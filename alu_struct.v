==> flow/design.v <==
module adder_8bit (input[7:0] A,B,output reg[8:0] sum);
always @ (*)
 begin
  sum<=A+B;
end
endmodule
module alu_struct (input clk,rst ,input [7:0] A, B, output reg [8:0] result, output c_out,over_flow,zero,
                input wire [3:0] sel);
  wire [8:0] add_result, sub_result,not_B,twos_comp_B,and_result, xor_result,or_result,  right_rotate_result,left_rotate_result,
             shift_right_result,shift_left_result;
  adder_8bit adder(.A(A), .B(B), .sum(add_result));
  subtractor_8bit subtractor(.A(A), .B(B), .difference(sub_result));
  adder_8bit adder_(.A(not_B), .B(8'b1), .sum(twos_comp_B));
  and_g and1(.and_result(and_result),.A(A), .B(B));
  xor_g xor1(.xor_result(xor_result),.A(A), .B(B));
  or_g or1(.or_result(or_result),.A(A), .B(B));
 not_g not_b(.not_B(not_B),.B(B));
  right_rotate r_rotate(.A(A), .z(right_rotate_result));
  left_rotate l_rotate(.A(A), .z(left_rotate_result));
  right_shift shl(.A(A), .shifted(shift_right_result));
  left_shift sh2(.A(A), .shifted(shift_left_result));
  assign zero = (result == 9'b0);
  assign c_out = (result[8] == 1'b1);
  assign over_flow=(A[7] & B[7] & result[7]) | (~A[7] & ~B[7] & result[7]);
  always @(posedge clk or negedge rst) 
   begin
    if(!rst)
     result <= 8'b0;
    else 
     case(sel)
      4'b0000: result <= add_result;         
      4'b0001: result <= sub_result;         
      4'b0011: result <= twos_comp_B;         
      4'b1000: result <= and_result;         
      4'b1001: result <= xor_result;          
      4'b1010: result <= or_result;          
      4'b1011: result <= not_B;         
      4'b1100: result <= right_rotate_result;         
      4'b1101: result <= left_rotate_result;         
      4'b1110: result <= shift_right_result;         
      4'b1111: result <= shift_left_result;  
      default: result <= 8'b0;      
    endcase
  end
endmodule
module and_g (input[7:0] A,B,output reg[8:0] and_result);
always @ (*)
 begin
  and_result<=A&B;
end
endmodule 
module left_rotate (input [7:0]A,output reg[8:0] z);
always @ (*)
 begin
  z<=A<<<1;
end
endmodule 
module left_shift (input [7:0]A,output reg[8:0] shifted);
always @ (*)
 begin
  shifted<=A<<1;
end
endmodule 
module not_g (input[7:0] B,output reg[8:0] not_B);
always @ (*)
 begin
  not_B<=!B;
end
endmodule 
module or_g (input[7:0] A,B,output reg[8:0] or_result);
always @ (*)
 begin
  or_result<=A|B;
end
endmodule 
module right_rotate (input[7:0] A,output reg [8:0] z);
always @ (*)
 begin
  z<=A>>>1;
end
endmodule 
module right_shift (input[7:0] A,output reg[8:0] shifted);
always @ (*)
 begin
  shifted<=A>>1;
end
endmodule 
module subtractor_8bit (input [7:0]A,B,output reg [8:0]difference);
always @ (*)
 begin
  difference<=A-B;
end
endmodule 
module xor_g (input[7:0] A,B,output reg[8:0] xor_result);
always @ (*)
 begin
  xor_result=A^B;
end
endmodule 
# Step by step through the tools: alu_struct
# The steps from the RTL of alu_struct to its reports follow in flow order.
# Line numbers count from 1 in the design file above.
inputs:
  top: "alu_struct"
  clock: "clk"
  lib: "sky130hd"
  lib_corner: "tt_025C_1v80"

# Elaborated design
# Counts by Yosys on the flattened word-level netlist (proc, flatten, opt, wreduce; memories kept). Register bits leave out memories and registers merged into their read ports (data or address); mux counts leave out enables and synchronous resets folded into registers. Print and check cells are left out. Cells with the same type and inputs are merged into one.
word_totals:
  reg_bits: 9
  input_bits: 22
  wordCells: 30
op_classes:
  n_addsub: 3
  equal: 10
  n_mux: 1
  bitwise: 10
  reduce_and_logical: 5
op_table:
  columns: ["cell", "n"]
  rows:
  - ["9-bit parallel mux with 9-bit select", 1]
  - ["4-bit equality test with constant B", 8]
  - ["8-bit by 8-bit adder with 9-bit output", 1]
  - ["8-bit by 8-bit subtractor with 9-bit output", 1]
  - ["9-bit zero test", 1]
  - ["8-bit bitwise AND", 1]
  - ["8-bit bitwise OR", 1]
  - ["8-bit bitwise XOR", 1]
  - ["8-bit zero test", 1]
  - ["1-bit bitwise AND", 4]
  - ["2-bit OR reduction", 2]
  - ["4-bit by 1-bit equality test with 1-bit output with constant B", 1]
  - ["4-bit by 2-bit equality test with 1-bit output with constant B", 1]
  - ["4-bit zero test", 1]
  - ["1-bit by 1-bit adder with 2-bit output with constant B", 1]
  - ["1-bit inverter", 2]
  - ["1-bit bitwise OR", 1]

# Logic depth
# Yosys ltp: most cells in a row. Word level: on the elaborated netlist, between registers, memories and ports. Mapped: between sequential cells and ports; inverters and the memories' decode and read muxes count.
logic_depth:
  ltp_word: 4
  ABC_AREA: 0
  ltp_mapped: 11

# Synthesis result
# Source: synth_stat.txt of the flow (Yosys; design flattened, memories mapped). It holds for the ABC_AREA given above (unset counts as 0); a run with the other value may have another netlist.
synth_totals:
  stdcells: 191
  synth_area_um2: 1472.7
  flip_flops: 9
  buf_cells: 9
by_type:
  columns: ["cell_type", "n", "area_total_um2"]
  rows:
  - ["sky130_fd_sc_hd__ha_1", 25, 312.8]
  - ["sky130_fd_sc_hd__dfrtp_1", 9, 225.216]
  - ["sky130_fd_sc_hd__mux2i_1", 11, 110.106]
  - ["sky130_fd_sc_hd__inv_1", 20, 75.072]
  - ["sky130_fd_sc_hd__o21ai_0", 14, 70.067]
  - ["sky130_fd_sc_hd__xnor2_1", 7, 61.309]
  - ["sky130_fd_sc_hd__nand2_1", 15, 56.304]
  - ["sky130_fd_sc_hd__o211ai_1", 7, 52.55]
  - ["sky130_fd_sc_hd__nor2_1", 13, 48.797]
  - ["sky130_fd_sc_hd__a21oi_1", 7, 35.034]
  - ["sky130_fd_sc_hd__nand3_1", 6, 30.029]
  - ["sky130_fd_sc_hd__o21a_1", 4, 30.029]
  - ["sky130_fd_sc_hd__nand2b_1", 4, 25.024]
  - ["sky130_fd_sc_hd__nor3_1", 5, 25.024]
  - ["sky130_fd_sc_hd__a22oi_1", 3, 22.522]
  - ["sky130_fd_sc_hd__fa_1", 1, 20.019]
  - ["sky130_fd_sc_hd__clkbuf_1", 5, 18.768]
  - ["sky130_fd_sc_hd__nor4_1", 3, 18.768]
# Other cell types: 23; their cells: 32.
# The figures by module come from a second, unflattened synthesis with its own total; it is not the netlist above.
unflattened:
  cells_unflattened: 369
  area_unflattened_um2: 2821.5
# Rows give one instance, submodules left out.
modules:
  columns: ["module", "instances", "cells", "mod_area_um2", "seq_area_um2"]
  rows:
  - ["alu_struct", 1, 155, 1258.7, 225.2]
  - ["adder_8bit", 2, 42, 324.1, 0.0]
  - ["subtractor_8bit", 1, 48, 342.8, 0.0]
  - ["not_g", 1, 12, 82.6, 0.0]
  - ["xor_g", 1, 10, 81.3, 0.0]
  - ["left_rotate", 1, 10, 71.3, 0.0]
  - ["left_shift", 1, 10, 71.3, 0.0]
  - ["right_rotate", 1, 10, 71.3, 0.0]
  - ["right_shift", 1, 10, 71.3, 0.0]
  - ["and_g", 1, 10, 61.3, 0.0]
  - ["or_g", 1, 10, 61.3, 0.0]

# Worst setup path after synthesis
# Source: OpenSTA report_checks on the synthesized netlist (no wires, ideal clock, input and output delay 20% of the period each), path of least setup slack; recovery checks are left aside. Register names are those of the netlist, which keeps one name where synthesis merged equal registers.
synth_path:
  path_kind: "input to register"
  startpoint: "input port sel[0]"
  endpoint: "register result[6]"
  period_ns: 3.46
  input_delay_ns: 0.692
  arrival_time_ns: 2.711
  required_time_ns: 3.321
  slack_ns: 0.610
  path_delay_ns: 2.158
  path_stages: 11
  n_path_buf: 2
  synth_period_reached_ns: 2.85
# "path_delay_ns" = arrival - input delay + setup time.
# "path_stages" counts driving pins, that of a launching flip-flop among them; a cell with two outputs on the path counts twice.
# "synth_period_reached_ns" = period - worst setup slack (recovery checks aside). The figure is calculated, with input and output delays left at 20% of the set period.
# Between the ends stands the longest chain of elaborated cells between them, by number of cells; it is not shown to be the way that was timed. Of several equally long chains one is given.
# Each line given opens the expression or statement behind the cell; cells for indexed reads and writes are added by Yosys, which also makes memories of some case tables.
# A register here has more assigning lines than the two given.
synth_between:
  cell_sequence: "sky130_fd_sc_hd__buf_2 sky130_fd_sc_hd__buf_1 sky130_fd_sc_hd__and2_1 sky130_fd_sc_hd__nor2_1 sky130_fd_sc_hd__xnor2_1 sky130_fd_sc_hd__ha_1 sky130_fd_sc_hd__a211oi_1 sky130_fd_sc_hd__o21ai_0 sky130_fd_sc_hd__a21oi_1 sky130_fd_sc_hd__xor2_1 sky130_fd_sc_hd__o21ai_0"
  elab_chain_len: 3
synth_rtl:
  columns: ["item", "line_no", "text"]
  rows:
  - ["start, declared", 8, "input wire [3:0] sel);"]
  - ["4-bit equality test", 30, "case(sel)"]
  - ["2-bit OR reduction", null, null]
  - ["9-bit parallel mux with 9-bit select", 30, null]
  - ["end, assigned", 31, "4'b0000: result <= add_result;"]
  - ["end, assigned", 32, "4'b0001: result <= sub_result;"]
  - ["end, declared", 7, "module alu_struct (input clk,rst ,input [7:0] A, B, output reg [8:0] result, output c_out,over_flow,zero,"]

# Worst path after layout
# From the final timing report of run 2: the path of least setup slack in the routed layout; clock arrival at registers is part of the times.
layout_path:
  path_kind: "input to register"
  startpoint: "input port sel[3]"
  endpoint: "register result[6]"
  period_ns: 5.02
  input_delay_ns: 1.00
  arrival_time_ns: 3.86
  required_time_ns: 5.14
  slack_ns: 1.28
  path_stages: 12
  n_path_buf: 2
# Between the ends stands the longest chain of elaborated cells between them, by number of cells; it is not shown to be the way that was timed. Of several equally long chains one is given.
# A register here has more assigning lines than the two given.
layout_between:
  cell_sequence: "sky130_fd_sc_hd__clkdlybuf4s50_1 sky130_fd_sc_hd__buf_4 sky130_fd_sc_hd__nor3_1 sky130_fd_sc_hd__and2_1 sky130_fd_sc_hd__nor2_1 sky130_fd_sc_hd__xnor2_1 sky130_fd_sc_hd__ha_1 sky130_fd_sc_hd__a211oi_1 sky130_fd_sc_hd__o21ai_0 sky130_fd_sc_hd__a21oi_1 sky130_fd_sc_hd__xor2_1 sky130_fd_sc_hd__o21ai_0"
  elab_chain_len: 3
layout_rtl:
  columns: ["item", "line_no", "text"]
  rows:
  - ["start, declared", 8, "input wire [3:0] sel);"]
  - ["4-bit equality test", 30, "case(sel)"]
  - ["2-bit OR reduction", null, null]
  - ["9-bit parallel mux with 9-bit select", 30, null]
  - ["end, assigned", 31, "4'b0000: result <= add_result;"]
  - ["end, assigned", 32, "4'b0001: result <= sub_result;"]
  - ["end, declared", 7, "module alu_struct (input clk,rst ,input [7:0] A, B, output reg [8:0] result, output c_out,over_flow,zero,"]

# Below are 2 stored runs of the flow (Yosys, OpenROAD; platform sky130hd) on alu_struct, each with its settings and what was measured, unordered. Constraints: input delay and output delay 20% of the set period each, output load 0.01 pF.
# "timing.achieved_period_ns" means the clock period less the worst setup slack. The figure is calculated, with input and output delays left at 20% of the set period.
# "worst_setup_path_time_ns" = time allowed to the worst setup path (clock period - input delay - output delay, where it has them) - its slack; a late launch clock adds to it, a late capture clock takes from it.
# "totalPower_uw": no workload was simulated; the value follows from the tool's default switching activity.
runs:
  - name: "run 1"
    settings:
      period_ns: 4.94
      CORE_UTILIZATION: 62
      PLACE_DENSITY_LB_ADDON: 0.13
      HOLD_SLACK_MARGIN: 0.22
      CORE_MARGIN: 7
      CELL_PAD_IN_SITES_GLOBAL_PLACEMENT: 1
      CELL_PAD_IN_SITES_DETAIL_PLACEMENT: 1
      ABC_AREA: 0
      GPL_ROUTABILITY_DRIVEN: 1
      MIN_ROUTING_LAYER: "met1"
      MAX_ROUTING_LAYER: "met5"
      CAP_MARGIN: 20
      SLEW_MARGIN: 20
    outcome: "not finished: placement ended with error FLW-0024"
  - name: "run 2"
    settings:
      period_ns: 5.02
      CORE_UTILIZATION: 45
      SETUP_SLACK_MARGIN: -0.03
      PLACE_DENSITY_LB_ADDON: 0.28
      HOLD_SLACK_MARGIN: -0.05
      CELL_PAD_IN_SITES_GLOBAL_PLACEMENT: 1
      GPL_ROUTABILITY_DRIVEN: 0
      CTS_CLUSTER_SIZE: 62
      CTS_CLUSTER_DIAMETER: 392
      SLEW_MARGIN: 0
      CAP_MARGIN: 20
      CORE_MARGIN: 2
    results:
      dieArea_um2: 3746.1
      yosys.chip_area_um2: 1472.7
      worst_setup_path_time_ns: 2.74
      critical_path_type: "input to register"
      ws_setup_ns: 1.279
      totalPower_uw: 311.3
      post_route_util_pct: 60.9
      cell_area_final_um2: 1874.3
      fin_tns_ns: 0.000
      timing.achieved_period_ns: 3.741
